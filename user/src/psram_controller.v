==> flow/design.v <==
module psram_controller #(
    parameter PSRAM_FRE  = 200_000_000,
    parameter LATENCY    = 5,
    parameter BIT_WIDTH  = 16,
    parameter BURST_LEN  = 32,
    parameter WARP_MODE  = "Wrap",
    parameter RW_METHOD  = "Linear"
) (
    input                               ram_clk,
    input                               ram_clk_p,   
    input                               ram_rst,
    input                               ram_en,       
    input                               rw_ctrl,      
    input   [31:0]                      addr_in,      
    input   [BIT_WIDTH * 2 - 1 : 0]     ram_data_in,  
    output  reg                         init_cable_complete,  
    output  reg                         ctrl_idle,    
    output  reg                         psram_clk,
    output  reg                         psram_ce,
    output  reg                         dq_en,
    output  reg [BIT_WIDTH - 1 : 0]     dq_out_hi,  
    output  reg [BIT_WIDTH - 1 : 0]     dq_out_lo,  
    input       [BIT_WIDTH - 1 : 0]     dq_in_hi,   
    input       [BIT_WIDTH - 1 : 0]     dq_in_lo,   
    output  reg                         dm_en,
    output  reg [1 : 0]                 dm_out_hi, 
    output  reg [1 : 0]                 dm_out_lo, 
    input       [1 : 0]                 dm_in_hi,   
    input       [1 : 0]                 dm_in_lo,   
    output  reg [BIT_WIDTH * 2 - 1 : 0] ram_data_out,  
    output  reg                         ram_rd_valid,  
    output                              ram_wr_valid   
);
localparam TPU  = ((PSRAM_FRE / 1000) * 160) / 1000;  
localparam TRST = ((PSRAM_FRE / 1000) * 3) / 1000;  
localparam TCPH = 5;                
localparam IDLE        = 4'd0;
localparam RESET       = 4'd1;
localparam RESET_WAIT  = 4'd2;
localparam CONFIG      = 4'd3;
localparam CONFIG_DONE = 4'd4;
localparam CONFIG_WAIT = 4'd5;
localparam WAIT        = 4'd6;
localparam INIT        = 4'd7;
localparam WRITE       = 4'd8;
localparam READ        = 4'd9;
localparam DONE        = 4'd10;
reg [3:0] state_now;
reg [3:0] state_next;
reg [15:0] init_cnt;    
reg [3:0]  clk_cnt;    
reg [9:0]  rst_cnt;    
reg [2:0]  cph_cnt;    
reg [1:0]  mr_cnt;     
reg [11:0] data_cnt;   
reg        r_psram_clk;
wire [2:0] rlc_config;  
wire [2:0] wlc_config;  
reg  [7:0] command_config;  
wire       bit_config;      
wire       wrap_config;     
wire [1:0] bl_config;       
reg        r_rw_ctrl;
assign     rlc_config = (LATENCY == 3) ? 3'b000 :
                        (LATENCY == 4) ? 3'b001 :
                        (LATENCY == 5) ? 3'b010 :
                        (LATENCY == 6) ? 3'b011 :
                        (LATENCY == 7) ? 3'b100 : 3'b010;
assign     wlc_config = (LATENCY == 3) ? 3'b000 :
                        (LATENCY == 4) ? 3'b100 :
                        (LATENCY == 5) ? 3'b010 :
                        (LATENCY == 6) ? 3'b110 :
                        (LATENCY == 7) ? 3'b001 : 3'b010;
assign     bit_config     = (BIT_WIDTH == 8)        ? 1'b0 : 1'b1;
assign     wrap_config    = (WARP_MODE == "Wrap")   ? 1'b0 : 1'b1;
assign     bl_config      = (BURST_LEN == 16)   ? 2'b00 :
                            (BURST_LEN == 32)   ? 2'b01 :
                            (BURST_LEN == 64)   ? 2'b10 : 
                            (BURST_LEN == 2048) ? 2'b11 : 2'b00;
always @(posedge ram_clk or negedge ram_rst) begin
    if(ram_rst == 1'b0)begin
        r_rw_ctrl <= 1'b0;
    end
    else if(ram_en)begin
        r_rw_ctrl <= rw_ctrl;
    end
    else begin
        r_rw_ctrl <= r_rw_ctrl;
    end
end
generate if(RW_METHOD == "Linear") begin : Linear_rw_config
    always @(posedge ram_clk or negedge ram_rst) begin
        if(ram_rst == 1'b0)begin
            command_config <= 8'hff;
        end
        else if(ram_en)begin
            command_config <= {rw_ctrl,7'b010_0000};
        end
        else begin
            command_config <= command_config;
        end
    end
end
endgenerate
generate if(RW_METHOD == "Sync") begin : Sync_rw_config
    always @(posedge ram_clk or negedge ram_rst) begin
        if(ram_rst == 1'b0)begin
            command_config <= 8'hff;
        end
        else if(ram_en)begin
            command_config <= {rw_ctrl,7'b000_0000};
        end
        else begin
            command_config <= command_config;
        end
    end
end
endgenerate
always @(posedge ram_clk or negedge ram_rst) begin
    if(ram_rst == 1'b0)begin
        init_cnt <= 16'd0;
    end
    else if(init_cnt < TPU - 1'b1)begin
        init_cnt <= init_cnt + 1'b1;
    end
    else begin
        init_cnt <= init_cnt;
    end
end
always @(posedge ram_clk or negedge ram_rst) begin
    if(ram_rst == 1'b0)begin
        clk_cnt <= 4'd0;
    end
    else if(state_now == RESET || state_now == CONFIG || state_now == INIT)begin
        clk_cnt <= clk_cnt + 1'b1;
    end
    else begin
        clk_cnt <= 4'd0;
    end
end
always @(posedge ram_clk or negedge ram_rst) begin
    if(ram_rst == 1'b0)begin
        rst_cnt <= 10'd0;
    end
    else if(state_now == RESET_WAIT)begin
        if(rst_cnt < TRST - 1'b1)begin
            rst_cnt <= rst_cnt + 1'b1;
        end
        else begin
            rst_cnt <= rst_cnt;
        end
    end
    else begin
        rst_cnt <= rst_cnt;
    end
end
always @(posedge ram_clk or negedge ram_rst) begin
    if(ram_rst == 1'b0)begin
        cph_cnt <= 3'd0;
    end
    else if(state_now == CONFIG_WAIT || state_now == DONE)begin
        if(cph_cnt < TCPH - 1'b1)begin
            cph_cnt <= cph_cnt + 1'b1;
        end
        else begin
            cph_cnt <= cph_cnt;
        end
    end
    else begin
        cph_cnt <= 3'd0;
    end
end
always @(posedge ram_clk or negedge ram_rst) begin
    if(ram_rst == 1'b0)begin
        mr_cnt <= 2'd0;
    end
    else if(state_now == CONFIG_DONE)begin
        mr_cnt <= mr_cnt + 1'b1;
    end
    else begin
        mr_cnt <= mr_cnt;
    end
end
always @(posedge ram_clk or negedge ram_rst) begin
    if(ram_rst == 1'b0)begin
        data_cnt <= 12'd0;
    end
    else if(ram_wr_valid | ram_rd_valid)begin
        if(data_cnt < BURST_LEN - 2)begin
            data_cnt <= data_cnt + 2'd2;
        end
        else begin
            data_cnt <= data_cnt;
        end
    end
    else begin
        data_cnt <= 12'd0;
    end
end
always @(posedge ram_clk or negedge ram_rst) begin
    if(ram_rst == 1'b0)begin
        state_now <= IDLE;
    end
    else begin
        state_now <= state_next;
    end
end
always @(*) begin
    if(ram_rst == 1'b0)begin
        state_next <= IDLE;
    end
    else begin
        case(state_now)
            IDLE:begin
                if(init_cnt == TPU - 1'b1)begin
                    state_next <= RESET;
                end
                else begin
                    state_next <= IDLE;
                end
            end
            RESET:begin
                if(clk_cnt == 4'd3)begin
                    state_next <= RESET_WAIT;
                end
                else begin
                    state_next <= RESET;
                end
            end
            RESET_WAIT:begin
                if(rst_cnt == TRST - 1'b1)begin
                    state_next <= CONFIG;
                end
                else begin
                    state_next <= RESET_WAIT;
                end
            end
            CONFIG:begin
                if(clk_cnt == 4'd3)begin
                    state_next <= CONFIG_DONE;
                end
                else begin
                    state_next <= CONFIG;
                end
            end
            CONFIG_DONE:begin
                state_next <= CONFIG_WAIT;
            end
            CONFIG_WAIT:begin
                if(cph_cnt == TCPH - 1'b1 && mr_cnt == 2'd3)begin
                    state_next <= WAIT;
                end
                else if(cph_cnt == TCPH - 1'b1 && mr_cnt < 2'd3)begin
                    state_next <= CONFIG;
                end
                else begin
                    state_next <= CONFIG_WAIT;
                end
            end
            WAIT:begin
                if(ram_en)begin
                    state_next <= INIT;
                end
                else begin
                    state_next <= WAIT;
                end
            end
            INIT:begin
                if(r_rw_ctrl == 1'b1)begin
                    if(clk_cnt == LATENCY + 1)begin
                        state_next <= WRITE;
                    end
                    else begin
                        state_next <= INIT;
                    end
                end
                else begin
                    if(clk_cnt == 4'd2)begin
                        state_next <= READ;
                    end
                    else begin
                        state_next <= INIT;
                    end
                end
            end
            WRITE:begin
                if(data_cnt == BURST_LEN - 2)begin
                    state_next <= DONE;
                end
                else begin
                    state_next <= WRITE;
                end
            end
            READ:begin
                if(data_cnt == BURST_LEN - 2)begin
                    state_next <= DONE;
                end
                else begin
                    state_next <= READ;
                end
            end
            DONE:begin
                if(cph_cnt == TCPH - 1'b1)begin
                    state_next <= WAIT;
                end
                else begin
                    state_next <= DONE;
                end
            end
            default:begin
                state_next <= IDLE;
            end
        endcase
    end
end
always @(posedge ram_clk or negedge ram_rst) begin
    if(ram_rst == 1'b0)begin
        psram_clk <= 1'b0;
    end
    else begin
        psram_clk <= r_psram_clk;
    end
end
always @(posedge ram_clk or negedge ram_rst) begin
    if(ram_rst == 1'b0)begin
        r_psram_clk <= 1'b0;
    end
    else begin
        case(state_now)
            IDLE:begin
                r_psram_clk <= 1'b0;
            end
            CONFIG_DONE:begin
                r_psram_clk <= 1'b0;
            end
            CONFIG_WAIT:begin
                r_psram_clk <= 1'b0;
            end
            WAIT:begin
                r_psram_clk <= 1'b0;
            end
            DONE:begin
                r_psram_clk <= 1'b0;
            end
            default:begin
                r_psram_clk <= 1'b1;
            end
        endcase
    end
end
always @(posedge ram_clk or negedge ram_rst) begin
    if(ram_rst == 1'b0)begin
        dq_en <= 1'b0;
    end
    else begin
        case(state_now)
            RESET:begin
                if(clk_cnt == 4'd0)begin
                    dq_en <= 1'b1;
                end
                else begin
                    dq_en <= 1'b0;
                end
            end
            CONFIG:begin
                dq_en <= 1'b1;
            end
            INIT:begin
                if(clk_cnt <= 4'd2)begin
                    dq_en <= 1'b1;
                end
                else begin
                    dq_en <= 1'b0;
                end
            end
            WRITE:begin
                dq_en <= 1'b1;
            end
            default:begin
                dq_en <= 1'b0;
            end
        endcase
    end
end
always @(posedge ram_clk or negedge ram_rst) begin
    if(ram_rst == 1'b0)begin
        dm_en <= 1'b0;
    end
    else if(state_now == WRITE)begin
        dm_en <= 1'b1; 
    end
    else begin
        dm_en <= 1'b0;
    end
end
always @(posedge ram_clk or negedge ram_rst) begin
    if(ram_rst == 1'b0)begin
        dq_out_hi <= 8'h00;
        dq_out_lo <= 8'h00;
    end
    else begin
        case(state_now)
            IDLE:begin
                dq_out_hi <= 8'h00;
                dq_out_lo <= 8'h00;
            end
            RESET:begin
                dq_out_hi <= 8'hff;
                dq_out_lo <= 8'hff;
            end
            RESET_WAIT:begin
                dq_out_hi <= dq_out_hi;
                dq_out_lo <= dq_out_lo;
            end
            CONFIG:begin
                case(mr_cnt)
                    2'd0:begin
                        case(clk_cnt)
                            4'd0:begin
                                dq_out_hi <= 8'hc0;
                                dq_out_lo <= 8'hc0;
                            end
                            4'd1:begin
                                dq_out_hi <= 8'h00;
                                dq_out_lo <= 8'h00;
                            end
                            4'd2:begin
                                dq_out_hi <= 8'h00;
                                dq_out_lo <= 8'h00;
                            end
                            4'd3:begin
                                dq_out_hi <= {3'b000,rlc_config,2'b01};
                                dq_out_lo <= {3'b000,rlc_config,2'b01};
                            end
                            default:begin
                                dq_out_hi <= 8'h00;
                                dq_out_lo <= 8'h00;
                            end
                        endcase
                    end
                    2'd1:begin
                        case(clk_cnt)
                            4'd0:begin
                                dq_out_hi <= 8'hc0;
                                dq_out_lo <= 8'hc0;
                            end
                            4'd1:begin
                                dq_out_hi <= 8'h00;
                                dq_out_lo <= 8'h00;
                            end
                            4'd2:begin
                                dq_out_hi <= 8'h04;
                                dq_out_lo <= 8'h04;
                            end
                            4'd3:begin
                                dq_out_hi <= {wlc_config,2'b00,3'b000};
                                dq_out_lo <= {wlc_config,2'b00,3'b000};
                            end
                            default:begin
                                dq_out_hi <= 8'h00;
                                dq_out_lo <= 8'h00;
                            end
                        endcase
                    end
                    2'd2:begin
                        case(clk_cnt)
                            4'd0:begin
                                dq_out_hi <= 8'hc0;
                                dq_out_lo <= 8'hc0;
                            end
                            4'd1:begin
                                dq_out_hi <= 8'h00;
                                dq_out_lo <= 8'h00;
                            end
                            4'd2:begin
                                dq_out_hi <= 8'h08;
                                dq_out_lo <= 8'h08;
                            end
                            4'd3:begin
                                dq_out_hi <= {1'b0,bit_config,2'b00,1'b0,wrap_config,bl_config};
                                dq_out_lo <= {1'b0,bit_config,2'b00,1'b0,wrap_config,bl_config};
                            end
                            default:begin
                                dq_out_hi <= 8'h00;
                                dq_out_lo <= 8'h00;
                            end
                        endcase
                    end
                    default:begin
                        dq_out_hi <= 8'h00;
                        dq_out_lo <= 8'h00;
                    end
                endcase
                end
            CONFIG_DONE:begin
                dq_out_hi <= 8'h00;
                dq_out_lo <= 8'h00;
            end
            CONFIG_WAIT:begin
                dq_out_hi <= 8'h00;
                dq_out_lo <= 8'h00;
            end
            WAIT:begin
                dq_out_hi <= 8'h00;
                dq_out_lo <= 8'h00;
            end
            INIT:begin
                case(clk_cnt)
                    4'd0:begin
                        dq_out_hi <= command_config;
                        dq_out_lo <= command_config;
                    end
                    4'd1:begin
                        dq_out_hi <= addr_in[31:24];
                        dq_out_lo <= addr_in[23:16];
                    end
                    4'd2:begin
                        dq_out_hi <= addr_in[15:8];
                        dq_out_lo <= addr_in[7:0];
                    end
                    default:begin
                        dq_out_hi <= 8'h00;
                        dq_out_lo <= 8'h00;
                    end
                endcase
                end
            WRITE:begin
                dq_out_hi <= ram_data_in[BIT_WIDTH * 2 - 1 : BIT_WIDTH];
                dq_out_lo <= ram_data_in[BIT_WIDTH - 1 : 0];
            end
            READ:begin
                dq_out_hi <= 8'h00;
                dq_out_lo <= 8'h00;
            end
            DONE:begin
                dq_out_hi <= 8'h00;
                dq_out_lo <= 8'h00;
            end
            default:begin
                dq_out_hi <= 8'h00;
                dq_out_lo <= 8'h00;
            end
        endcase
    end
end
always @(posedge ram_clk or negedge ram_rst) begin
    if(ram_rst == 1'b0)begin
        dm_out_hi <= 2'b00;
        dm_out_lo <= 2'b00;
    end
    else begin
        dm_out_hi <= 2'b00;
        dm_out_lo <= 2'b00;
    end
end
always @(posedge ram_clk or negedge ram_rst) begin
    if(ram_rst == 1'b0)begin
        psram_ce <= 1'b1;
    end
    else begin
        case(state_now)
            IDLE:begin
                psram_ce <= 1'b1;
            end
            RESET:begin
                psram_ce <= 1'b0;
            end
            RESET_WAIT:begin
                psram_ce <= 1'b1;
            end
            CONFIG:begin
                psram_ce <= 1'b0;
            end
            CONFIG_DONE:begin
                psram_ce <= 1'b1;
            end
            CONFIG_WAIT:begin
                psram_ce <= 1'b1;
            end
            WAIT:begin
                psram_ce <= 1'b1;
            end
            INIT:begin
                psram_ce <= 1'b0;
            end
            WRITE:begin
                psram_ce <= 1'b0;
            end
            READ:begin
                psram_ce <= 1'b0;
            end
            DONE:begin
                psram_ce <= 1'b1;
            end
            default:begin
                psram_ce <= 1'b1;
            end
        endcase
    end
end
always @(posedge ram_clk or negedge ram_rst) begin
    if(ram_rst == 1'b0)begin
        init_cable_complete <= 1'b0;
    end
    else if(state_now == WAIT)begin
        init_cable_complete <= 1'b1;
    end
    else begin
        init_cable_complete <= init_cable_complete;
    end
end
always @(posedge ram_clk or negedge ram_rst) begin
    if(ram_rst == 1'b0)begin
        ctrl_idle <= 1'b1;
    end
    else if(state_now == INIT || state_now == WRITE || state_now == READ || state_now == DONE)begin
        ctrl_idle <= 1'b0;
    end
    else begin
        ctrl_idle <= 1'b1;
    end
end
assign ram_wr_valid = (state_now == WRITE) ? 1'b1 : 1'b0;
always @(posedge ram_clk or negedge ram_rst) begin
    if(ram_rst == 1'b0)begin
        ram_rd_valid <= 1'b0;
    end
    else if(state_now == READ)begin
        if(dm_in_lo[0] ^ dm_in_lo[1])begin
            ram_rd_valid <= 1'b1;
        end
        else begin
            ram_rd_valid <= 1'b0;
        end
    end
    else begin
        ram_rd_valid <= 1'b0;
    end
end
always @(posedge ram_clk or negedge ram_rst) begin
    if(ram_rst == 1'b0)begin
        ram_data_out <= 1'b0;
    end
    else if(state_now == READ)begin
        if(dm_in_lo[0] ^ dm_in_lo[1])begin
            ram_data_out <= {dq_in_hi,dq_in_lo};
        end
        else begin
            ram_data_out <= ram_data_out;
        end
    end
    else begin
        ram_data_out <= ram_data_out;
    end
end
endmodule   
# Step by step through the tools: psram_controller
# Tool output for the design above, in the order of the flow.
# Line numbers count from 1 in the design file above.
# Cell names lack the library's common part.
# Not given: --
# inputs
design	psram_controller
clock_port	ram_clk
cell_library	sky130hd
corner	tt_025C_1v80

# Word level
# Source: Yosys, flattened and elaborated, memories not mapped. Widths are those after wreduce. Registers that Yosys merges into a memory's read port (data or address) are not register bits. Print and check cells do not count. Equal cells are merged and count once.
# Memory sizes are those after Yosys's memory passes, which may raise the word count (mostly to a power of two), join words into wider ones and drop unused or constant bits.
# op_classes
n_eq	23
n_reduce_logical	16
n_mux	36
add_sub_neg	6
bitwise	2
cmp	6
# op_table
cell	count
16-bit parallel mux with 5-bit select	2
8-bit parallel mux with 3-bit select	4
16-bit parallel mux with 3-bit select	1
4-bit parallel mux with 11-bit select	1
12-bit 2-to-1 mux	2
4-bit 2-to-1 mux	6
4-bit by 3-bit equality test with 1-bit output (second input constant)	5
16-bit by 1-bit adder with 16-bit output (second input constant)	1
16-bit by 15-bit less-than comparator with 1-bit output (second input constant)	1
16-bit by 15-bit equality test with 1-bit output (second input constant)	1
4-bit by 2-bit equality test with 1-bit output (second input constant)	4
8-bit parallel mux with 2-bit select	1
3-bit 2-to-1 mux	5
12-bit by 2-bit adder with 12-bit output (second input constant)	1
12-bit by 5-bit less-than comparator with 1-bit output (second input constant)	1
12-bit by 5-bit equality test with 1-bit output (second input constant)	1
4-bit equality test (second input constant)	3
10-bit by 1-bit adder with 10-bit output (second input constant)	1
10-bit less-than comparator (second input constant)	1
10-bit equality test (second input constant)	1
1-bit 2-to-1 mux	10
4-bit by 1-bit equality test with 1-bit output (second input constant)	2
4-bit zero test	2
1-bit logical OR	6
2-bit 2-to-1 mux	3
5-bit OR reduction	1
2-bit by 1-bit != test with 1-bit output (second input constant)	2
2-bit equality test (second input constant)	2
# Not listed: further kinds 16, cells in them 18.
# word_totals
memories	1
out_inout_bits	76
ff_bits	130
rom_bits	16
clocked_rd_ports_x_width	1
# mem_list
name	words	word_bits	read_ports	write_ports	line_no	rtl
(no name shown)	16	1	1	0	561	case(state_now)

# Logic depth
# Yosys ltp: most cells in a row. Word level: on the elaborated netlist, between registers, memories and ports. Mapped: between sequential cells and ports; inverters and the memories' decode and read muxes count.
# logic_depth
depth_word	6
ABC_AREA	0
depth_mapped	7
depth_no_buf	6

# Synthesis result
# Source: synth_stat.txt of the flow (Yosys; design flattened, memories mapped). It holds for the ABC_AREA given above (unset counts as 0); a run with the other value may have another netlist.
# by_type
type	count	type_area_um2
dfrtp_1	121	3.03E+03
mux2_2	34	382.867
a22o_1	23	201.443
ha_1	13	162.656
xor2_1	18	157.651
nor2_1	38	142.637
dfstp_2	4	105.101
nand2_1	26	97.594
o21ai_0	18	90.086
xnor2_1	10	87.584
a21oi_1	17	85.082
a22oi_1	11	82.579
a221oi_1	9	78.826
nand4_1	11	68.816
nor2b_1	11	68.816
o211ai_1	8	60.058
a31oi_1	9	56.304
nor3_1	11	55.053
# Other cell types: 41; their cells: 122.
# synth_totals
mapped_cells	514
yosys_area_mm2	0.0058481
flip_flops	125
n_buf	29

# Timing after synthesis
# OpenSTA on the mapped netlist: ideal clock, no wires. The path of least setup slack (recovery checks aside). Input and output delay are each 20% of the period. Register names are those of the netlist, which keeps one name where synthesis merged equal registers.
# synth_path
path_type	register to register
from	register clk_cnt[0]
to	register dq_out_hi[7]
tclk_ns	2.27
required_time_ns	2.114
setup_time_ns	0.156
t_first_pin_ns	0.000
n_path_buf	0
path_delay_ns	1.797
t_arrival_ns	1.641
driving_pins	6
slack_ns	0.472
synth_period_reached_ns	1.798
# "path_delay_ns" = arrival - input delay + setup time.
# "driving_pins" counts driving pins, that of a launching flip-flop among them; a cell with two outputs on the path counts twice.
# "synth_period_reached_ns" is the clock period less the worst setup slack; recovery checks do not enter. This is arithmetic on one report: input and output delays are still those of the set period (20% each).
# The rows between start and end are the longest chain of elaborated cells between them; the timing report does not say that the signal goes this way. Where chains are equally long, one stands for them.
# A line is the first line of the expression or statement that the cell stems from. Yosys adds cells for indexed reads and writes and turns some case tables into memories.
# At most two assigning lines are given for a register; there are more.
# synth_via
cell_sequence	dfrtp_1 inv_1 ha_1 nor3b_2 o31ai_1 o221ai_1
elab_chain_len	4
# synth_rtl
element	line_no	rtl
from (decl)	51	reg [3:0]  clk_cnt;
from (assign)	132	clk_cnt <= 4'd0;
from (assign)	135	clk_cnt <= clk_cnt + 1'b1;
4-bit by 2-bit equality test with 1-bit output	466	case(clk_cnt)
8-bit parallel mux with 3-bit select	466
16-bit parallel mux with 3-bit select	416	case(mr_cnt)
16-bit parallel mux with 5-bit select	402	case(state_now)
to (assign)	412	dq_out_hi <= dq_out_hi;
to (assign)	432	dq_out_hi <= {3'b000,rlc_config,2'b01};
to (decl)	21	output  reg [BIT_WIDTH - 1 : 0]     dq_out_hi,

Subject: flow runs of psram_controller

Hi,

2 stored runs of psram_controller in the flow (synthesis by Yosys, layout by OpenROAD, sky130hd cells), in arbitrary order. Constraints: input delay and output delay 20% of the set period each, output load 0.01 pF.

Run A, flow files:
==> flow/run.sh <==
#!/bin/bash
# the make line also repeats the synthesis and layout settings of config.mk as NAME=value (left out here)
make -C /OpenROAD-flow-scripts/flow DESIGN_CONFIG=/design/flow/config.mk WORK_HOME=/design/flow/orfs CLKGATE_MAP_FILE= finish
==> flow/config.mk <==
export PLATFORM = sky130hd
export DESIGN_NAME = psram_controller
export DESIGN_NICKNAME = psram_controller
export VERILOG_FILES = /design/flow/design.v
export SDC_FILE = /design/flow/constraint.sdc
export NUM_CORES = 4
export LEC_CHECK = 0
export CAP_MARGIN = 20
export CELL_PAD_IN_SITES_DETAIL_PLACEMENT = 1
export CORE_ASPECT_RATIO = 0.6
export CORE_MARGIN = 2
export CORE_UTILIZATION = 50
export CTS_CLUSTER_DIAMETER = 50
export CTS_CLUSTER_SIZE = 35
export GPL_TIMING_DRIVEN = 0
export MIN_ROUTING_LAYER = met2
export SLEW_MARGIN = 0
==> flow/constraint.sdc <==
create_clock -name core_clock -period 2.76 [get_ports {ram_clk}]
set_input_delay 0.5520 -clock core_clock [delete_from_list [all_inputs] [get_ports {ram_clk}]]
set_output_delay 0.5520 -clock core_clock [all_outputs]
set_load 0.01 [all_outputs]

Run A: not finished: routing ended with error GRT-0116

Run B, flow files:
==> flow/run.sh <==
#!/bin/bash
# the make line also repeats the synthesis and layout settings of config.mk as NAME=value (left out here)
make -C /OpenROAD-flow-scripts/flow DESIGN_CONFIG=/design/flow/config.mk WORK_HOME=/design/flow/orfs CLKGATE_MAP_FILE= finish
==> flow/config.mk <==
export PLATFORM = sky130hd
export DESIGN_NAME = psram_controller
export DESIGN_NICKNAME = psram_controller
export VERILOG_FILES = /design/flow/design.v
export SDC_FILE = /design/flow/constraint.sdc
export NUM_CORES = 4
export LEC_CHECK = 0
export CAP_MARGIN = 20
export CELL_PAD_IN_SITES_DETAIL_PLACEMENT = 2
export CORE_MARGIN = 2
export CORE_UTILIZATION = 29
export GPL_ROUTABILITY_DRIVEN = 1
export PLACE_DENSITY = 0.58
export SETUP_SLACK_MARGIN = 0.45
export SLEW_MARGIN = 20
==> flow/constraint.sdc <==
create_clock -name core_clock -period 1.63 [get_ports {ram_clk}]
set_input_delay 0.3260 -clock core_clock [delete_from_list [all_inputs] [get_ports {ram_clk}]]
set_output_delay 0.3260 -clock core_clock [all_outputs]
set_load 0.01 [all_outputs]

Run B: not finished: routing ended with error ODB-0269

Regards
