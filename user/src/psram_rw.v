==> flow/design.v <==
module psram_rw #(
    parameter BIT_WIDTH  = 16,
    parameter BURST_LEN  = 32
) (
    input                         ram_clk,
    input                         ram_rst,
    input                         init_cable_complete,
    input                         ctrl_idle,
    input                         ram_wr_valid,
    input                         ram_rd_valid,
    output  [31:0]                addr_in,
    output                        rw_ctrl,
    output                        ram_en,
    output  reg [BIT_WIDTH*2-1:0] ram_data_in
);
localparam IDLE  = 3'd0;
localparam WAIT1 = 3'd1;
localparam WRITE = 3'd2;
localparam WAIT2 = 3'd3;
localparam READ  = 3'd4;
reg [5:0]  wait_cnt;
reg [11:0] wr_cnt;
reg [11:0] rd_cnt;
reg [2:0]  state_now;
reg [2:0]  state_next;
assign     addr_in = 32'd4;
assign     rw_ctrl = (state_now == WAIT1) ? 1'b1 : (state_now == WAIT2) ? 1'b0 : 1'b1;
assign     ram_en  = (wait_cnt == 6'd63) ? 1'b1 : 1'b0;
always @(posedge ram_clk or negedge ram_rst) begin
    if(ram_rst == 1'b0)begin
        wait_cnt <= 6'd0;
    end
    else if((state_now == WAIT1 || state_now == WAIT2) && ctrl_idle == 1'b1)begin
        wait_cnt <= wait_cnt + 1'b1;
    end
    else begin
        wait_cnt <= 6'd0;
    end
end
always @(posedge ram_clk or negedge ram_rst) begin
    if(ram_rst == 1'b0)begin
        wr_cnt <= 12'd0;
    end
    else if(state_now == WRITE && ram_wr_valid == 1'b1)begin
        if(wr_cnt < BURST_LEN - 2)begin
            wr_cnt <= wr_cnt + 2'd2;
        end
        else begin
            wr_cnt <= wr_cnt;
        end
    end
    else begin
        wr_cnt <= 12'd0;
    end
end
always @(posedge ram_clk or negedge ram_rst) begin
    if(ram_rst == 1'b0)begin
        rd_cnt <= 12'd0;
    end
    else if(state_now == READ && ram_rd_valid == 1'b1)begin
        if(rd_cnt < BURST_LEN - 2)begin
            rd_cnt <= rd_cnt + 2'd2;
        end
        else begin
            rd_cnt <= rd_cnt;
        end
    end
    else begin
        rd_cnt <= 12'd0;
    end
end
always @(posedge ram_clk or negedge ram_rst) begin
    if(ram_rst == 1'b0)begin
        state_now <= IDLE;
    end
    else begin
        state_now <= state_next;
    end
end
always @(*) begin
    if(ram_rst == 1'b0)begin
        state_next <= IDLE;
    end
    else begin
        case(state_now)
            IDLE:begin
                if(init_cable_complete)begin
                    state_next <= WAIT1;
                end
                else begin
                    state_next <= IDLE;
                end
            end
            WAIT1:begin
                if(wait_cnt == 6'd63)begin
                    state_next <= WRITE;
                end
                else begin
                    state_next <= WAIT1;
                end
            end
            WRITE:begin
                if(wr_cnt == BURST_LEN - 2)begin
                    state_next <= WAIT2;
                end
                else begin
                    state_next <= WRITE;
                end
            end
            WAIT2:begin
                if(wait_cnt == 6'd63)begin
                    state_next <= READ;
                end
                else begin
                    state_next <= WAIT2;
                end
            end
            READ:begin
                if(rd_cnt == BURST_LEN - 2)begin
                    state_next <= WAIT1;
                end
                else begin
                    state_next <= READ;
                end
            end
            default:begin
                state_next <= IDLE;
            end
        endcase
    end
end
always @(posedge ram_clk or negedge ram_rst) begin
    if(ram_rst == 1'b0)begin
        ram_data_in <= 32'h04060103;
    end
    else if(state_now == WRITE && ram_wr_valid == 1'b1)begin
        ram_data_in[7:0]   <= ram_data_in[7:0]   + 1'b1;
		ram_data_in[15:8]  <= ram_data_in[15:8]  + 1'b1;
		ram_data_in[23:16] <= ram_data_in[23:16] + 1'b1;
		ram_data_in[31:24] <= ram_data_in[31:24] + 1'b1;
    end
end
endmodule
Tool chain data of psram_rw
What the tools print for psram_rw, step after step.
Lines are those of the file above, counted from 1.
{ "inputs": {"top_module": "psram_rw", "clock": "ram_clk", "cell_library": "sky130hd", "lib_corner": "tt_025C_1v80"} }

Word-level counts
Yosys after proc, flatten, opt, wreduce and memory -nomap, before mapping. Memory bits, and registers merged into a memory's read port (data or address), are not among the register bits. Print and check cells are not counted. Equal cells are merged and count once.
{ "classes": {"shifts": 0, "mul": 0, "n_logic": 0, "reduce_logical": 5, "n_div": 0, "addsub": 7, "equal": 9, "n_mux": 15, "cmp": 2} }
{ "ops": {"columns": ["op", "n"], "rows": [
  ["12-bit two-way mux", 4],
  ["8-bit by 1-bit adder with 8-bit output (second input constant)", 4],
  ["12-bit by 2-bit adder with 12-bit output (second input constant)", 2],
  ["12-bit by 5-bit < comparator with 1-bit output (second input constant)", 2],
  ["12-bit by 5-bit == test with 1-bit output (second input constant)", 2],
  ["3-bit case mux with 5-bit select", 1],
  ["3-bit two-way mux", 3],
  ["3-bit by 2-bit == test with 1-bit output (second input constant)", 2],
  ["6-bit by 1-bit adder with 6-bit output (second input constant)", 1],
  ["6-bit == test (second input constant)", 1],
  ["6-bit two-way mux", 1],
  ["1-bit two-way mux", 5],
  ["1-bit logical AND", 3],
  ["3-bit by 1-bit == test with 1-bit output (second input constant)", 1],
  ["3-bit == test (second input constant)", 1],
  ["3-bit logical NOT", 1],
  ["2-bit by 1-bit inequality test with 1-bit output (second input constant)", 1],
  ["2-bit inequality test (second input constant)", 1],
  ["2-bit two-way mux", 1],
  ["1-bit logical OR", 1]
]} }
{ "word_totals": {"clocked_rd_ports_x_width": 0, "elab_cells": 46, "ramBits": 0, "n_memories": 0, "register_bits": 65, "mem_bits_ro": 0, "latch_bits": 0} }

Logic depth
Longest topological path by Yosys (ltp), each cell counted once; first at word level (registers and memories cut), then after technology mapping (sequential cells cut; the memories' decode and read muxes count).
{ "logic_depth": {"ltp_word": 4, "abc_area": 0, "mapped_depth": 5, "ltp_nobuf": 5} }

Netlist
Source: synth_stat.txt of the flow (Yosys; design flattened, memories mapped). It holds for the ABC_AREA given above (unset counts as 0); a run with the other value may have another netlist.
{ "mapped": {"seq_area_um2": 1635.3, "ff_cells": 65, "yosys_area_um2": 3054.2, "cells": 284} }
{ "types": {"columns": ["cell", "n"], "rows": [
  ["sky130_fd_sc_hd__dfrtp_1", 58],
  ["sky130_fd_sc_hd__buf_4", 32],
  ["sky130_fd_sc_hd__xnor2_1", 25],
  ["sky130_fd_sc_hd__dfstp_2", 7],
  ["sky130_fd_sc_hd__nand2_1", 35],
  ["sky130_fd_sc_hd__nand4_1", 20],
  ["sky130_fd_sc_hd__and3_1", 17],
  ["sky130_fd_sc_hd__ha_1", 7],
  ["sky130_fd_sc_hd__and4_1", 5],
  ["sky130_fd_sc_hd__xor2_1", 5],
  ["sky130_fd_sc_hd__nand3_1", 8],
  ["sky130_fd_sc_hd__nor3_1", 7],
  ["sky130_fd_sc_hd__nor2_1", 8],
  ["sky130_fd_sc_hd__a21oi_1", 5],
  ["sky130_fd_sc_hd__o21ai_0", 5],
  ["sky130_fd_sc_hd__or3_1", 4],
  ["sky130_fd_sc_hd__o31ai_1", 3],
  ["sky130_fd_sc_hd__or4_4", 2]
]} }
Not listed: further types 18, cells in them 31.

Timing after synthesis
OpenSTA on the mapped netlist: ideal clock, no wires. The path of least setup slack (recovery checks aside). Input and output delay are each 20% of the period. Register names are those of the netlist, which keeps one name where synthesis merged equal registers.
{ "synth_path": {"path_kind": "reg-to-reg", "from": "register wr_cnt[7]", "to": "register wr_cnt[1]", "slack_ns": 0.280, "clock_period_ns": 1.68, "setup_time_ns": 0.133, "n_path_buf": 0, "arrival_time_ns": 1.266, "delay_ns": 1.399, "required_time_ns": 1.547, "path_stages": 4, "period_less_setup_slack_ns": 1.4} }
"delay_ns" = arrival - input delay + setup time.
"path_stages" counts driving pins, that of a launching flip-flop among them; a cell with two outputs on the path counts twice.
"period_less_setup_slack_ns" is the clock period less the worst setup slack; recovery checks do not enter. This is arithmetic on one report: input and output delays are still those of the set period (20% each).
The rows between start and end are the longest chain of elaborated cells between them; the timing report does not say that the signal goes this way. Where chains are equally long, one stands for them.
Each line given opens the expression or statement behind the cell; cells for indexed reads and writes are added by Yosys, which also makes memories of some case tables.
A register here has more assigning lines than the two given.
{ "synth_between": {"path_cell_list": "sky130_fd_sc_hd__dfrtp_1 > sky130_fd_sc_hd__or4_4 > sky130_fd_sc_hd__o311ai_2 > sky130_fd_sc_hd__o31ai_1", "elab_chain_len": 3, "cone_cells": 4, "cone_lines": 2} }
{ "synth_rtl": {"columns": ["item", "line_no", "source"], "rows": [
  ["start, declared", 22, "reg [11:0] wr_cnt;"],
  ["start, assigned", 46, "wr_cnt <= wr_cnt + 2'd2;"],
  ["start, assigned", 49, "wr_cnt <= wr_cnt;"],
  ["12-bit by 5-bit < comparator with 1-bit output", 45, "if(wr_cnt < BURST_LEN - 2)begin"],
  ["12-bit two-way mux", 45, null],
  ["12-bit two-way mux", 44, "else if(state_now == WRITE && ram_wr_valid == 1'b1)begin"],
  ["end, assigned", 46, null],
  ["end, assigned", 49, null],
  ["end, declared", 22, null]
]} }

Path in the finished layout
From the final timing report of run 1: the path of least setup slack in the routed layout; clock arrival at registers is part of the times.
{ "layout_path": {"path_kind": "reg-to-output", "from": "register wait_cnt[0]", "to": "output ram_en", "required_time_ns": 1.29, "arrival_time_ns": 1.32, "slack_ns": -0.03, "path_stages": 6, "out_delay_ns": 0.32, "clock_period_ns": 1.61, "n_path_buf": 1} }
The rows between start and end are the longest chain of elaborated cells between them; the timing report does not say that the signal goes this way. Where chains are equally long, one stands for them.
A register here has more assigning lines than the two given.
{ "layout_between": {"path_cell_list": "sky130_fd_sc_hd__dfrtp_1 > sky130_fd_sc_hd__ha_4 > sky130_fd_sc_hd__and4_4 > sky130_fd_sc_hd__nand2_4 > sky130_fd_sc_hd__inv_2 > sky130_fd_sc_hd__buf_6", "elab_chain_len": 2, "cone_cells": 2} }
{ "layout_rtl": {"columns": ["item", "line_no", "source"], "rows": [
  ["start, declared", 21, "reg [5:0]  wait_cnt;"],
  ["start, assigned", 31, "wait_cnt <= 6'd0;"],
  ["start, assigned", 34, "wait_cnt <= wait_cnt + 1'b1;"],
  ["6-bit == test", 28, "assign     ram_en  = (wait_cnt == 6'd63) ? 1'b1 : 1'b0;"],
  ["1-bit two-way mux", 28, null],
  ["end, declared", 13, "output                        ram_en,"]
]} }

--- measured runs ---
Below are 2 stored runs of the flow (Yosys, OpenROAD; platform sky130hd) on psram_rw, each with its settings and what was measured, unordered. Constraints: input delay and output delay 20% of the set period each, output load 0.01 pF.
By "clock period achieved" is meant the clock period of the run minus its worst setup slack. This is arithmetic on one report: input and output delays are still those of the set period (20% each).
"critical setup path time" means the part of the period allowed to the worst setup path (the constraints hold back 20% at inputs and 20% at outputs) less its slack; where the path has registers, the arrival times of their clocks count too.
"power" is the tool's figure for a default switching activity; nothing was simulated.

==> run 1: settings <==
{ "period_ns": 1.61, "CORE_UTILIZATION": 39, "PLACE_DENSITY": 0.57, "CORE_ASPECT_RATIO": 1.67, "CORE_MARGIN": 4, "CELL_PAD_IN_SITES_GLOBAL_PLACEMENT": 3, "CELL_PAD_IN_SITES_DETAIL_PLACEMENT": 0, "GPL_TIMING_DRIVEN": 0, "GPL_ROUTABILITY_DRIVEN": 1, "CTS_CLUSTER_DIAMETER": 95, "CAP_MARGIN": 20, "MIN_ROUTING_LAYER": "met1", "SLEW_MARGIN": 20 }
==> run 1: results <==
utilization: 0.547
chip area in the Yosys report: 3054.2 µm²
clock period achieved: 1.643 ns
die size: 9358.1 µm²
worst setup slack after layout: -0.033 ns
setup TNS: -0.033 ns
critical setup path time: 1.32 ns
class of the worst setup path: reg-to-output
standard-cell area after layout: 4150.2 µm²
power: 3.944 mW

==> run 2: settings <==
{ "period_ns": 1.67, "CORE_UTILIZATION": 65, "CAP_MARGIN": 20, "CORE_MARGIN": 2, "SLEW_MARGIN": 20 }
==> run 2: results <==
clock period achieved: 1.632 ns
worst setup slack after layout: 0.038 ns
standard-cell area after layout: 3749.8 µm²
critical setup path time: 1.30 ns
class of the worst setup path: reg-to-output
power: 2.786 mW
setup TNS: 0.000 ns
chip area in the Yosys report: 3054.2 µm²
utilization: 0.844
die size: 5262.8 µm²
--- end ---
