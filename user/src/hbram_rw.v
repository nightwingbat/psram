==> flow/design.v <==
module hbram_rw #(
    parameter WR_rd_DEPTH  = 256,
    parameter RD_wr_DEPTH  = 256,
    parameter BURST_LENGTH = 64
) (
    input                             ram_clock,
    input                             ram_reset,
    input   [$clog2(WR_rd_DEPTH) : 0] wfifo_rd_count,
    input   [$clog2(RD_wr_DEPTH) : 0] rfifo_wr_count,
    input                             hbc_cal_pass,
    input                             rw_en,
    input                             rw_ctrl,
    input   [31:0]                    wr_addr_min,
    input   [31:0]                    wr_addr_max,
    input   [31:0]                    rd_addr_min,
    input   [31:0]                    rd_addr_max,
    input                             operating,
    input   [10:0]                    burst_len,
    output  reg                       ram_en,
    output                            ram_rw_ctrl,
    output  [31:0]                    ram_addr,
    output                            ctrl_idle
);
localparam IDLE  = 3'd0;
localparam DONE  = 3'd1;
localparam WRITE = 3'd2;
localparam READ  = 3'd3;
reg        r_operating;
wire       operating_pos;
reg [31:0] wr_addr;
reg [31:0] rd_addr;
reg [2:0]  state_now;
reg [2:0]  state_next;
assign     operating_pos = (~r_operating) & operating;
always @(posedge ram_clock or posedge ram_reset) begin
    if(ram_reset == 1'b1)begin
        r_operating <= 1'b0;
    end
    else begin
        r_operating <= operating;
    end
end
always @(posedge ram_clock or posedge ram_reset) begin
    if(ram_reset == 1'b1)begin
        wr_addr <= 32'd0;
    end
    else if(state_now == DONE)begin
        wr_addr <= wr_addr_min;
    end
    else if(state_now == WRITE)begin
        if(operating_pos)begin
            wr_addr <= wr_addr + BURST_LENGTH;
        end
        else begin
            wr_addr <= wr_addr;
        end
    end
    else begin
        wr_addr <= wr_addr;
    end
end
always @(posedge ram_clock or posedge ram_reset) begin
    if(ram_reset == 1'b1)begin
        rd_addr <= 32'd0;
    end
    else if(state_now == DONE)begin
        rd_addr <= rd_addr_min;
    end
    else if(state_now == READ)begin
        if(operating_pos)begin
            rd_addr <= rd_addr + BURST_LENGTH;
        end
        else begin
            rd_addr <= rd_addr;
        end
    end
    else begin
        rd_addr <= rd_addr;
    end
end
always @(posedge ram_clock or posedge ram_reset) begin
    if(ram_reset == 1'b1)begin
        state_now <= IDLE;
    end
    else begin
        state_now <= state_next;
    end
end
always @(*) begin
    if(ram_reset == 1'b1)begin
        state_next <= IDLE;
    end
    else begin
        case(state_now)
            IDLE:begin
                if(hbc_cal_pass)begin
                    state_next <= DONE;
                end
                else begin
                    state_next <= IDLE;
                end
            end
            DONE:begin
                if({wfifo_rd_count,1'b0} >= burst_len && rw_en && (~rw_ctrl))begin
                    state_next <= WRITE;
                end
                else if({rfifo_wr_count,1'b0} < burst_len && rw_en && rw_ctrl)begin
                    state_next <= READ;
                end
                else begin
                    state_next <= DONE;
                end
            end
            WRITE:begin
                if(wr_addr == wr_addr_max - BURST_LENGTH && operating_pos)begin
                    state_next <= DONE;
                end
                else begin
                    state_next <= WRITE;
                end
            end
            READ:begin
                if(rd_addr == rd_addr_max - BURST_LENGTH && operating_pos)begin
                    state_next <= DONE;
                end
                else begin
                    state_next <= READ;
                end
            end
            default:begin
                state_next <= IDLE;
            end
        endcase
    end
end
always @(posedge ram_clock or posedge ram_reset) begin
    if(ram_reset == 1'b1)begin
        ram_en <= 1'b0;
    end
    else if(rw_en)begin
        ram_en <= 1'b1;
    end
    else if(operating_pos)begin
        if(wr_addr == wr_addr_max - BURST_LENGTH)begin
            ram_en <= 1'b0;
        end
        else begin
            ram_en <= 1'b1;
        end
    end
    else begin
        ram_en <= 1'b0;
    end
end
assign ram_rw_ctrl = (state_now == WRITE) ? 1'b0 : 1'b1;
assign ram_addr    = (state_now == WRITE) ? wr_addr : 
                     (state_now == READ)  ? rd_addr : 32'd0;
assign ctrl_idle   = (state_now == IDLE || state_now == DONE) ? 1'b1 : 1'b0;
endmodule
# Tool chain data of hbram_rw
# The steps from the RTL of hbram_rw to its reports follow in flow order.
# Lines are those of the file above, counted from 1.
# Operators carry their Yosys type and port widths (W data, S select, Z words).
# Library cell names are shortened.
# A cell with - has no value.
dict set report inputs {
  design {hbram_rw}
  clock_port {ram_clock}
  library {sky130hd}
  pvt_corner {tt_025C_1v80}
}

# Word-level counts
# Counts by Yosys on the flattened word-level netlist (proc, flatten, opt, wreduce; memories kept). Register bits leave out memories and registers merged into their read ports (data or address). Print and check cells are left out. Cells with the same type and inputs are merged into one.
dict set report classes {
  n_reduce_logical 13
  addsub 4
  bitwise 3
  cmp 2
  n_mux 20
  n_eq 5
}
# operator n
set op_table {}
lappend op_table {{$mux W32} 8}
lappend op_table {{$eq A32 B32 Y1} 2}
lappend op_table {{$add A32 B7 Y32 const B} 2}
lappend op_table {{$sub A32 B7 Y32 const B} 2}
lappend op_table {{$pmux W3 S4} 1}
lappend op_table {{$ge A10 B11 Y1} 1}
lappend op_table {{$lt A10 B11 Y1} 1}
lappend op_table {{$mux W2} 4}
lappend op_table {{$logic_and A1 B1 Y1} 6}
lappend op_table {{$reduce_bool A2 Y1} 3}
lappend op_table {{$eq A3 B2 Y1 const B} 2}
lappend op_table {{$mux W1} 6}
lappend op_table {{$reduce_and A2 Y1} 2}
lappend op_table {{$eq A3 B1 Y1 const B} 1}
lappend op_table {{$logic_not A3 Y1} 1}
lappend op_table {{$mux W3} 1}
lappend op_table {{$not A1 Y1} 2}
lappend op_table {{$and A1 B1 Y1} 1}
lappend op_table {{$logic_or A1 B1 Y1} 1}
dict set report word_totals {
  in_bits 163
  register_bits 69
  wordCells 52
  output_inout_bits 35
}

# Logic depth
# Longest topological path by Yosys (ltp), each cell counted once; first at word level (registers and memories cut), then after technology mapping (sequential cells cut; the memories' decode and read muxes count).
dict set report logic_depth {
  word_depth 7
  ABC_AREA 0
  depth_mapped 11
  mapped_depth_nobuf 10
}

# After synthesis
# Yosys stat after the flow's synthesis: flattened, memories mapped to cells. It holds for the ABC_AREA given above (unset counts as 0); a run with the other value may have another netlist.
# Totals and module areas in this step are rounded.
dict set report synth_totals {
  mapped_cells 828
  buf_cells 49
  seq_area_um2 1753
  area_um2 6387
  ffs 70
}
# type n area_total_um2
set types {}
lappend types {dfrtp_1 69 1.73E+03}
lappend types {xnor2_1 65 569.296}
lappend types {nand2_1 147 551.779}
lappend types {xor2_1 57 499.229}
lappend types {o21ai_0 99 495.475}
lappend types {ha_1 22 275.264}
lappend types {nand3_1 34 170.163}
lappend types {clkbuf_1 45 168.912}
lappend types {mux2_2 13 146.39}
lappend types {nor2_1 38 142.637}
lappend types {nand4_1 22 137.632}
lappend types {and3_1 20 125.12}
lappend types {inv_1 26 97.594}
lappend types {nor3_1 17 85.082}
lappend types {nor4_1 13 81.328}
lappend types {a21oi_1 13 65.062}
lappend types {and4_1 7 61.309}
lappend types {mux2i_1 6 60.058}
# Not listed: further types 47, cells in them 115.

# Path before layout
# Source: OpenSTA report_checks on the synthesized netlist (no wires, ideal clock, input and output delay 20% of the period each), path of least setup slack; recovery checks are left aside. Register names are those of the netlist, which keeps one name where synthesis merged equal registers.
dict set report synth_timing {
  kind {input to register}
  from {input port wr_addr_max[9]}
  to {register state_now}
  setup_time_ns 0.082
  slack_ns 0.177
  tclk_ns 3.71
  launch_ns 0.742
  path_stages 9
  path_buffers 1
  delay_ns 2.791
  t_arrival_ns 3.451
  in_delay_ns 0.742
  t_required_ns 3.628
  period_less_setup_slack_ns 3.533
}
# "delay_ns" = arrival - input delay + setup time.
# "path_stages" counts driving pins, that of a launching flip-flop among them; a cell with two outputs on the path counts twice.
# "period_less_setup_slack_ns" is the clock period less the worst setup slack; recovery checks do not enter. This is arithmetic on one report: input and output delays are still those of the set period (20% each).
# Where an end lacks its bit number, it is one bit of the signal, or one of the new flip-flops if synthesis recoded a state register.
dict set report synth_between {
  path_cell_list {buf_6 -> or4_4 -> nand4bb_4 -> or4_1 -> a22oi_1 -> nand4_1 -> or4b_4 -> or4b_1 -> a31oi_1}
}
# element line_no
set synth_rtl {}
lappend synth_rtl {{start, declared} 14} ;# input   [31:0]                    wr_addr_max,
lappend synth_rtl {{end, assigned} 83} ;# state_now <= IDLE;
lappend synth_rtl {{end, assigned} 86} ;# state_now <= state_next;
lappend synth_rtl {{end, declared} 32} ;# reg [2:0]  state_now;
# Chain of elaborated cells between the ends: none given.

# Worst path after layout
# From the final timing report of entry B: the path of least setup slack in the routed layout; clock arrival at registers is part of the times.
dict set report layout_timing {
  kind {input to register}
  from {input port wr_addr_max[22]}
  to {register state_now}
  tclk_ns 2.53
  launch_ns 0.51
  t_arrival_ns 3.41
  setup_time_ns 0.08
  path_stages 9
  slack_ns -0.62
  in_delay_ns 0.51
  path_buffers 3
  t_required_ns 2.79
}
# Where an end lacks its bit number, it is one bit of the signal, or one of the new flip-flops if synthesis recoded a state register.
dict set report layout_between {
  path_cell_list {clkdlybuf4s50_1 -> buf_4 -> or3_1 -> buf_4 -> nor3_1 -> a21oi_1 -> or4b_4 -> or4b_4 -> a31oi_4}
}
# element line_no
set layout_rtl {}
lappend layout_rtl {{start, declared} 14} ;# input   [31:0]                    wr_addr_max,
lappend layout_rtl {{end, assigned} 83} ;# state_now <= IDLE;
lappend layout_rtl {{end, assigned} 86} ;# state_now <= state_next;
lappend layout_rtl {{end, declared} 32} ;# reg [2:0]  state_now;
# Chain of elaborated cells between the ends: none given.

Module hbram_rw, platform sky130hd: 2 stored runs of the flow (Yosys, OpenROAD) with differing settings, in no particular order. Input and output delays are each 20% of the period that was set; the output load is 0.01 pF.
"timing.worst_path_ns" = time allowed to the worst setup path (clock period - input delay - output delay, where it has them) - its slack; a late launch clock adds to it, a late capture clock takes from it.
"power_total_w" rests on the timing tool's default activity at the inputs, not on a simulated workload.
The measured numbers are rounded.

# entry A
==> flow/run.sh <==
#!/bin/bash
# the make line also repeats the synthesis and layout settings of config.mk as NAME=value (left out here)
make -C /OpenROAD-flow-scripts/flow DESIGN_CONFIG=/design/flow/config.mk WORK_HOME=/design/flow/orfs CLKGATE_MAP_FILE= finish
==> flow/config.mk <==
export PLATFORM = sky130hd
export DESIGN_NAME = hbram_rw
export DESIGN_NICKNAME = hbram_rw
export VERILOG_FILES = /design/flow/design.v
export SDC_FILE = /design/flow/constraint.sdc
export NUM_CORES = 4
export LEC_CHECK = 0
export CAP_MARGIN = 30
export CORE_MARGIN = 4
export CORE_UTILIZATION = 71
export CTS_CLUSTER_SIZE = 14
export HOLD_SLACK_MARGIN = 0.07
export PLACE_DENSITY_LB_ADDON = 0.11
export SETUP_SLACK_MARGIN = 0.28
export SLEW_MARGIN = 20
==> flow/constraint.sdc <==
create_clock -name core_clock -period 3.53 [get_ports {ram_clock}]
set_input_delay 0.7060 -clock core_clock [delete_from_list [all_inputs] [get_ports {ram_clock}]]
set_output_delay 0.7060 -clock core_clock [all_outputs]
set_load 0.01 [all_outputs]

==> entry A: results <==
outcome="no results, placement failed with FLW-0024"

# entry B
==> flow/run.sh <==
#!/bin/bash
# the make line also repeats the synthesis and layout settings of config.mk as NAME=value (left out here)
make -C /OpenROAD-flow-scripts/flow DESIGN_CONFIG=/design/flow/config.mk WORK_HOME=/design/flow/orfs CLKGATE_MAP_FILE= finish
==> flow/config.mk <==
export PLATFORM = sky130hd
export DESIGN_NAME = hbram_rw
export DESIGN_NICKNAME = hbram_rw
export VERILOG_FILES = /design/flow/design.v
export SDC_FILE = /design/flow/constraint.sdc
export NUM_CORES = 4
export LEC_CHECK = 0
export CAP_MARGIN = 20
export CELL_PAD_IN_SITES_DETAIL_PLACEMENT = 2
export CORE_MARGIN = 2
export CORE_UTILIZATION = 23
export GPL_ROUTABILITY_DRIVEN = 0
export MAX_ROUTING_LAYER = met4
export PLACE_DENSITY_LB_ADDON = 0.0
export SLEW_MARGIN = 20
export TNS_END_PERCENT = 40
==> flow/constraint.sdc <==
create_clock -name core_clock -period 2.53 [get_ports {ram_clock}]
set_input_delay 0.5060 -clock core_clock [delete_from_list [all_inputs] [get_ports {ram_clock}]]
set_output_delay 0.5060 -clock core_clock [all_outputs]
set_load 0.01 [all_outputs]

==> entry B: results <==
synth_area_um2=6387
dieArea_um2=29120
final_cell_area_um2=10540
utilization_pct=38.3
worst_setup_slack_ns=-0.625
timing.setup.tns_ns=-1.590
hold_worst_slack_ns=0.505
power_total_w=0.004633
timing.worst_path_ns=2.65
path_kind="input to register"
